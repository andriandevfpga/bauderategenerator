==> flow/design.v <==
module baudeRate(
                 clk,
                 rst,
                 baudeRate,
                 tick
    );
    input clk;
    input rst;
    input [16:0] baudeRate;
    output tick;
    reg [16:0] baudeRatecompter;
    assign tick = (baudeRatecompter ==baudeRate)?1:0;
    always @ (posedge clk or negedge rst)
      begin
        if (!rst)
          begin
            baudeRatecompter <= 1;
          end 
        else if (tick)
          begin
            baudeRatecompter <= 1;
          end 
        else
          begin
            baudeRatecompter <= baudeRatecompter +1;
          end 
      end 
endmodule
# Step by step through the tools: baudeRate
# What the tools print for baudeRate, step after step.
# Line numbers count from 1 in the design file above.
# Operators carry their Yosys type and port widths (W data, S select, Z words).
# A cell with - has no value.
# design
top_module	baudeRate
clock	clk
cell_library	sky130hd
lib_corner	tt_025C_1v80

# Word level
# Yosys after proc, flatten, opt, wreduce and memory -nomap, before mapping. Enables and synchronous resets that opt folds into registers are not counted as muxes. Memory bits, and registers merged into a memory's read port (data or address), are not among the register bits. Print and check cells are not counted. Equal cells are merged and count once.
# bits
out_inout_bits	1
register_bits	17
in_bits	19
memories	0
clocked_rd_ports_x_width	0
mem_bits_ro	0
ramBits	0
latch_bits	0
word_cells	5
# classes
n_div	0
eq_ne	1
compare	0
mux	2
shift	0
add_sub_neg	1
multipliers	0
logic	0
n_reduce_logical	0
# op_table
operator	n
$add A17 B1 Y17 const B	1
$eq A17 B17 Y1	1
$mux W17	1
$mux W1	1

# Logic depth
# Yosys ltp: most cells in a row. Word level: on the elaborated netlist, between registers, memories and ports. Mapped: between sequential cells and ports; inverters and the memories' decode and read muxes count.
# logic_depth
depth_word	3
abc_area	1
depth_mapped	10

# Netlist
# Yosys stat after the flow's synthesis: flattened, memories mapped to cells. It holds for the ABC_AREA given above (unset counts as 0); a run with the other value may have another netlist.
# Totals and module areas in this step are rounded.
# mapped
flip_flops	17
cell_count	156
yosys_area_um2	1100
# types
type	n	area_total_um2
sky130_fd_sc_hd__dfrtp_1	16	400.384
sky130_fd_sc_hd__xor2_1	18	157.651
sky130_fd_sc_hd__nand2_1	41	153.898
sky130_fd_sc_hd__nor2_1	35	131.376
sky130_fd_sc_hd__inv_1	19	71.318
sky130_fd_sc_hd__xnor2_1	5	43.792
sky130_fd_sc_hd__nand3_1	8	40.038
sky130_fd_sc_hd__dfstp_2	1	26.275
sky130_fd_sc_hd__ha_1	1	12.512
sky130_fd_sc_hd__nand4_1	2	12.512
sky130_fd_sc_hd__buf_6	1	11.261
sky130_fd_sc_hd__nor2_4	1	11.261
sky130_fd_sc_hd__nand3_2	1	10.01
sky130_fd_sc_hd__nor3_1	2	10.01
sky130_fd_sc_hd__o21ai_0	2	10.01
sky130_fd_sc_hd__o21bai_1	1	7.507
sky130_fd_sc_hd__clkbuf_2	1	5.005
sky130_fd_sc_hd__inv_2	1	3.754

# Timing after synthesis
# OpenSTA on the mapped netlist: ideal clock, no wires. The path of least setup slack (recovery checks aside). Input and output delay are each 20% of the period. Register names are those of the netlist, which keeps one name where synthesis merged equal registers.
# synth_timing
kind	flip-flop to output port
start	register baudeRatecompter[0]
end	output port tick
tclk_ps	1770
arrival_ps	1187
required_time_ps	1416
output_delay_ps	354
path_stages	6
setup_slack_ps	229
path_delay_ps	1187
t_first_pin_ps	0
period_less_setup_slack_ps	1541
# "path_delay_ps" is the arrival time less input delay plus setup time.
# At an output port there is no setup time.
# "path_stages": output pins that drive a net of the path, with the launching flip-flop's if there is one; two outputs of one cell count as two.
# "period_less_setup_slack_ps" = period - worst setup slack (recovery checks aside). The figure is calculated, with input and output delays left at 20% of the set period.
# The rows between start and end are the longest chain of elaborated cells between them; the timing report does not say that the signal goes this way. Where chains are equally long, one stands for them.
# A line is the first line of the expression or statement that the cell stems from. Yosys adds cells for indexed reads and writes and turns some case tables into memories.
# At most two assigning lines are given for a register; there are more.
# synth_via
cell_sequence	sky130_fd_sc_hd__dfstp_2 -> sky130_fd_sc_hd__o21ai_0 -> sky130_fd_sc_hd__nor2_1 -> sky130_fd_sc_hd__nand3_1 -> sky130_fd_sc_hd__nor2_4 -> sky130_fd_sc_hd__buf_6
elab_chain_len	2
# synth_rtl
element	line	text
from (decl)	11	reg [16:0] baudeRatecompter;
from (assign)	17	baudeRatecompter <= 1;
from (assign)	25	baudeRatecompter <= baudeRatecompter +1;
$eq A17 B17 Y1	12	assign tick = (baudeRatecompter ==baudeRate)?1:0;
$mux W1	12
to (decl)	10	output tick;

# Timing after layout
# From the final timing report of job 1: the path of least setup slack in the routed layout; clock arrival at registers is part of the times.
# The path's times are printed in steps of 10 ps; the period is the one set.
# layout_timing
kind	input port to output port
start	input port baudeRate[11]
end	output port tick
required_time_ps	1850
tclk_ps	2310
output_delay_ps	460
setup_slack_ps	250
arrival_ps	1600
path_stages	8
t_first_pin_ps	460
in_delay_ps	460
# The rows between start and end are the longest chain of elaborated cells between them; the timing report does not say that the signal goes this way. Where chains are equally long, one stands for them.
# layout_via
cell_sequence	sky130_fd_sc_hd__clkdlybuf4s50_1 -> sky130_fd_sc_hd__nand2_1 -> sky130_fd_sc_hd__nand2_1 -> sky130_fd_sc_hd__nand2_1 -> sky130_fd_sc_hd__nor2_2 -> sky130_fd_sc_hd__nand3_2 -> sky130_fd_sc_hd__nor2_4 -> sky130_fd_sc_hd__buf_6
elab_chain_len	2
# layout_rtl
element	line	text
from (decl)	9	input [16:0] baudeRate;
$eq A17 B17 Y1	12	assign tick = (baudeRatecompter ==baudeRate)?1:0;
$mux W1	12
to (decl)	10	output tick;

# Module baudeRate, platform sky130hd: 2 stored runs of the flow (Yosys, OpenROAD) with differing settings, in no particular order. Input and output delays are each 20% of the period that was set; the output load is 0.01 pF.
# "clock_period_reached_ps" = clock period - worst setup slack. The figure is calculated, with input and output delays left at 20% of the set period.
# "worst_path_time_ps": the worst setup path's part of the clock period (all of it between registers, 20% less for each end at a port) less its slack. A launch clock that arrives late makes it longer, a capture clock that arrives late makes it shorter.
# "power.total_mw" is the tool's figure for a default switching activity; nothing was simulated.
# "worst_path_time_ps" is given in steps of 10 ps.
# The results are shown rounded.
# Settings: n/a = not set for that run.
stored run	period_ns	CORE_UTILIZATION	SETUP_SLACK_MARGIN	PLACE_DENSITY_LB_ADDON	CORE_ASPECT_RATIO	CELL_PAD_IN_SITES_GLOBAL_PLACEMENT	TNS_END_PERCENT	ABC_AREA	CTS_CLUSTER_SIZE	MAX_ROUTING_LAYER	CAP_MARGIN	CORE_MARGIN	SLEW_MARGIN	CTS_CLUSTER_DIAMETER	MIN_ROUTING_LAYER	yosys_chip_area_um2	final_cell_area_um2	final_util_pct	clock_period_reached_ps	total_negative_slack_ps	worst_path_time_ps	timing.worst_path_kind	power.total_mw	die_um2	setup_worst_slack_ps
job 1	2.31	31	0.15	0.22	0.6	2	95	1	42	met4	20	2	20	n/a	n/a	1100	1400	43	2060	0	1140	input port to output port	0.74	4100	250
job 2	1.18	37	0.07	0.22	n/a	n/a	n/a	n/a	n/a	met4	20	7	25	295	met2	1100	1600	57	1891	-8000	1650	flip-flop to output port	1.3	4600	-710
